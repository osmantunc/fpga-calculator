==> flow/design.v <==
module button_debounce(
    input wire clk,         
    input wire reset,       
    input wire button_in,   
    output reg button_out   
);
parameter DEBOUNCE_LIMIT = 50000;  
reg [19:0] counter;
reg button_ff1, button_ff2;  
reg button_state;            
always @(posedge clk) begin
    if (reset) begin
        button_ff1 <= 0;
        button_ff2 <= 0;
    end else begin
        button_ff1 <= button_in;
        button_ff2 <= button_ff1;
    end
end
always @(posedge clk) begin
    if (reset) begin
        counter <= 0;
        button_state <= 0;
    end else begin
        if (button_ff2 != button_state && counter < DEBOUNCE_LIMIT) begin
            counter <= counter + 1;
        end else if (counter == DEBOUNCE_LIMIT) begin
            button_state <= button_ff2;
            counter <= 0;
        end else begin
            counter <= 0;
        end
    end
end
reg button_state_prev;
always @(posedge clk) begin
    if (reset) begin
        button_state_prev <= 0;
        button_out <= 0;
    end else begin
        button_state_prev <= button_state;
        button_out <= (button_state && !button_state_prev) ? 1'b1 : 1'b0;
    end
end
endmodule
# Reports on button_debounce

Tool output for the design above, in the order of the flow.
Line numbers count from 1 in the design file above.
Operators: Yosys type, input widths -> output width; for muxes data width and select width s.
Library cell names are shortened.
A cell with n/a has no value.

Top: button_debounce
Clock: clk
Standard-cell library: sky130hd
Library corner: tt_025C_1v80

# Word-level counts

Yosys after proc, flatten, opt, wreduce and memory -nomap, before mapping. Enables and synchronous resets that opt folds into registers are not counted as muxes. Memory bits, and registers merged into a memory's read port (data or address), are not among the register bits. Print and check cells are not counted. Equal cells are merged and count once.

Register bits: 25

Eq/ne operators: 2
Add/sub/neg operators: 1
Bitwise operators: 1
Reductions and logical operators: 5
Order comparisons: 1
Mux-type cells: 1

Operators by type and width:

| cell                  | count |
| $add 20x1->20 const B | 1 |
| $lt 20x16->1 const B  | 1 |
| $eq 20x16->1 const B  | 1 |
| $logic_and 1x1->1     | 2 |
| $reduce_and 2->1      | 1 |
| $reduce_or 2->1       | 1 |
| $ne 1x1->1            | 1 |
| $not 1->1             | 1 |
| $logic_not 1->1       | 1 |
| $mux 1                | 1 |

# Longest topological paths

Yosys ltp: most cells in a row. Word level: on the elaborated netlist, between registers, memories and ports. Mapped: between sequential cells and ports; inverters and the memories' decode and read muxes count.

Word-level depth: 4
ABC_AREA: 0
Gate-level depth with buffers: 6

# Netlist

Yosys stat after the flow's synthesis: flattened, memories mapped to cells. It holds for the ABC_AREA given above (unset counts as 0); a run with the other value may have another netlist.
The area totals of this step are shown rounded.

Chip area (Yosys): 1100 um^2
Buffer cells: 6
Cells in the netlist: 115
Mapped flip-flops: 25

Cells by type:

| cell     | count |
| dfxtp_1  | 25 |
| xnor2_1  | 10 |
| nor2_4   | 7 |
| nand4_1  | 7 |
| nor2_1   | 10 |
| nor3_1   | 7 |
| xor2_1   | 4 |
| buf_2    | 5 |
| ha_1     | 2 |
| nand3_1  | 5 |
| nor4_1   | 4 |
| inv_1    | 6 |
| nand2_1  | 5 |
| nor2_2   | 3 |
| nor4b_2  | 1 |
| nand2b_1 | 2 |
| nor2b_1  | 2 |
| buf_6    | 1 |

Not listed: further types 9, cells in them 9.

# Timing after synthesis

OpenSTA on the mapped netlist: ideal clock, no wires. The path of least setup slack (recovery checks aside). Input and output delay are each 20% of the period. Register names are those of the netlist, which keeps one name where synthesis merged equal registers.

Path kind: register to register
Start: reg counter[18]
End: reg counter[4]
Driving pins on the path: 6
Buffers on the path: 1
Data arrival time: 1.389 ns
Slack: 0.399 ns
Path delay: 1.451 ns
Period: 1.85 ns
Synthesis period reached: 1.451 ns

"path delay" is the arrival time less input delay plus setup time.
"driving pins on the path": output pins that drive a net of the path, with the launching flip-flop's if there is one; two outputs of one cell count as two.
"synthesis period reached" = period - worst setup slack (recovery checks aside). The figure is calculated, with input and output delays left at 20% of the set period.
Between the ends stands the longest chain of elaborated cells between them, by number of cells; it is not shown to be the way that was timed. Of several equally long chains one is given.
Each line given opens the expression or statement behind the cell; cells for indexed reads and writes are added by Yosys, which also makes memories of some case tables.
A register here has more assigning lines than the two given.

Cell sequence: dfxtp_1 or4_4 nor3_2 o21ai_2 buf_6 nor2_4
Cells in the longest elaborated chain: 4
Elaborated cells between the ends (all ways): 4
Source lines of those cells: 1
Classes of those cells: compare (1); logic (1); reduce/logical (2)

Ends and longest elaborated chain, after synthesis:

| what              | RTL line | text |
| start, declared   | 8        | `reg [19:0] counter;` |
| start, assigned   | 22       | `counter <= 0;` |
| start, assigned   | 26       | `counter <= counter + 1;` |
| $lt 20x16->1      | 25       | `if (button_ff2 != button_state && counter < DEBOUNCE_LIMIT) begin` |
| $logic_and 1x1->1 | 25       |  |
| $not 1->1         | n/a      |  |
| $reduce_or 2->1   | n/a      |  |
| end, assigned     | 22       |  |
| end, assigned     | 26       |  |
| end, declared     | 8        |  |

# Timing after layout

From the final timing report of flow run 1: the path of least setup slack in the routed layout; clock arrival at registers is part of the times.

Path kind: register to register
Start: reg counter[1]
End: reg counter[14]
Buffers on the path: 0
Data arrival time: 1.75 ns
Slack: 0.15 ns
Driving pins on the path: 6
Period: 1.73 ns

Between the ends stands the longest chain of elaborated cells between them, by number of cells; it is not shown to be the way that was timed. Of several equally long chains one is given.
A register here has more assigning lines than the two given.

Cell sequence: dfxtp_1 ha_1 nand4_1 nor4_1 xnor2_1 nor2_1
Cells in the longest elaborated chain: 4
Elaborated cells between the ends (all ways): 5
Source lines of those cells: 2
Classes of those cells: add/sub (1); compare (1); logic (1); reduce/logical (2)

Ends and longest elaborated chain, after layout:

| what              | RTL line | text |
| start, declared   | 8        | `reg [19:0] counter;` |
| start, assigned   | 22       | `counter <= 0;` |
| start, assigned   | 26       | `counter <= counter + 1;` |
| $lt 20x16->1      | 25       | `if (button_ff2 != button_state && counter < DEBOUNCE_LIMIT) begin` |
| $logic_and 1x1->1 | 25       |  |
| $not 1->1         | n/a      |  |
| $reduce_or 2->1   | n/a      |  |
| end, assigned     | 22       |  |
| end, assigned     | 26       |  |
| end, declared     | 8        |  |

## Implementation results

button_debounce through Yosys and OpenROAD on sky130hd: 2 stored runs, unordered, with their settings and measured results. The constraints put input and output delay at 20% of the set period each and load the outputs with 0.01 pF.
"achieved clock period": clock period set for the run, less the worst setup slack. It is reckoned from that one timing run; input and output delays stay at 20% of the period that was set.
"time on the worst setup path" means the part of the period allowed to the worst setup path (the constraints hold back 20% at inputs and 20% at outputs) less its slack; where the path has registers, the arrival times of their clocks count too.
"power" is the tool's figure for a default switching activity; nothing was simulated.
The results are shown rounded.

## Flow run 1

==> flow/run.sh <==
#!/bin/bash
# the make line also repeats the synthesis and layout settings of config.mk as NAME=value (left out here)
make -C /OpenROAD-flow-scripts/flow DESIGN_CONFIG=/design/flow/config.mk WORK_HOME=/design/flow/orfs CLKGATE_MAP_FILE= finish
==> flow/config.mk <==
export PLATFORM = sky130hd
export DESIGN_NAME = button_debounce
export DESIGN_NICKNAME = button_debounce
export VERILOG_FILES = /design/flow/design.v
export SDC_FILE = /design/flow/constraint.sdc
export NUM_CORES = 4
export LEC_CHECK = 0
export CAP_MARGIN = 30
export CELL_PAD_IN_SITES_DETAIL_PLACEMENT = 2
export CORE_ASPECT_RATIO = 0.77
export CORE_MARGIN = 9
export CORE_UTILIZATION = 25
export CTS_CLUSTER_DIAMETER = 223
export CTS_CLUSTER_SIZE = 38
export GPL_ROUTABILITY_DRIVEN = 0
export GPL_TIMING_DRIVEN = 1
export MAX_ROUTING_LAYER = met4
export SETUP_SLACK_MARGIN = -0.08
export SLEW_MARGIN = 20
export TNS_END_PERCENT = 70
==> flow/constraint.sdc <==
create_clock -name core_clock -period 1.73 [get_ports {clk}]
set_input_delay 0.3460 -clock core_clock [delete_from_list [all_inputs] [get_ports {clk}]]
set_output_delay 0.3460 -clock core_clock [all_outputs]
set_load 0.01 [all_outputs]

| result of flow run 1 | value |
|---|---|
| utilization | 31 % |
| time on the worst setup path | 1.58 ns |
| kind of the worst setup path | register to register |
| worst setup slack after layout | 0.15 ns |
| post-route worst hold slack | 0.40 ns |
| area of the standard cells in the finished layout | 1300 um^2 |
| achieved clock period | 1.576 ns |
| power | 0.00096 W |
| chip area after synthesis (Yosys) | 1100 um^2 |
| summed negative setup slack | 0.000 ns |
| full die area | 7200 um^2 |

## Flow run 2

==> flow/run.sh <==
#!/bin/bash
# the make line also repeats the synthesis and layout settings of config.mk as NAME=value (left out here)
make -C /OpenROAD-flow-scripts/flow DESIGN_CONFIG=/design/flow/config.mk WORK_HOME=/design/flow/orfs CLKGATE_MAP_FILE= finish
==> flow/config.mk <==
export PLATFORM = sky130hd
export DESIGN_NAME = button_debounce
export DESIGN_NICKNAME = button_debounce
export VERILOG_FILES = /design/flow/design.v
export SDC_FILE = /design/flow/constraint.sdc
export NUM_CORES = 4
export LEC_CHECK = 0
export CAP_MARGIN = 20
export CELL_PAD_IN_SITES_GLOBAL_PLACEMENT = 0
export CORE_ASPECT_RATIO = 0.67
export CORE_MARGIN = 2
export CORE_UTILIZATION = 67
export GPL_ROUTABILITY_DRIVEN = 1
export PLACE_DENSITY = 0.74
export SLEW_MARGIN = 25
==> flow/constraint.sdc <==
create_clock -name core_clock -period 1.7 [get_ports {clk}]
set_input_delay 0.3400 -clock core_clock [delete_from_list [all_inputs] [get_ports {clk}]]
set_output_delay 0.3400 -clock core_clock [all_outputs]
set_load 0.01 [all_outputs]

| result of flow run 2 | value |
|---|---|
| utilization | 81 % |
| time on the worst setup path | 1.56 ns |
| kind of the worst setup path | register to register |
| worst setup slack after layout | 0.14 ns |
| post-route worst hold slack | 0.40 ns |
| area of the standard cells in the finished layout | 1200 um^2 |
| achieved clock period | 1.561 ns |
| power | 0.00089 W |
| chip area after synthesis (Yosys) | 1100 um^2 |
| summed negative setup slack | 0.000 ns |
| full die area | 2000 um^2 |
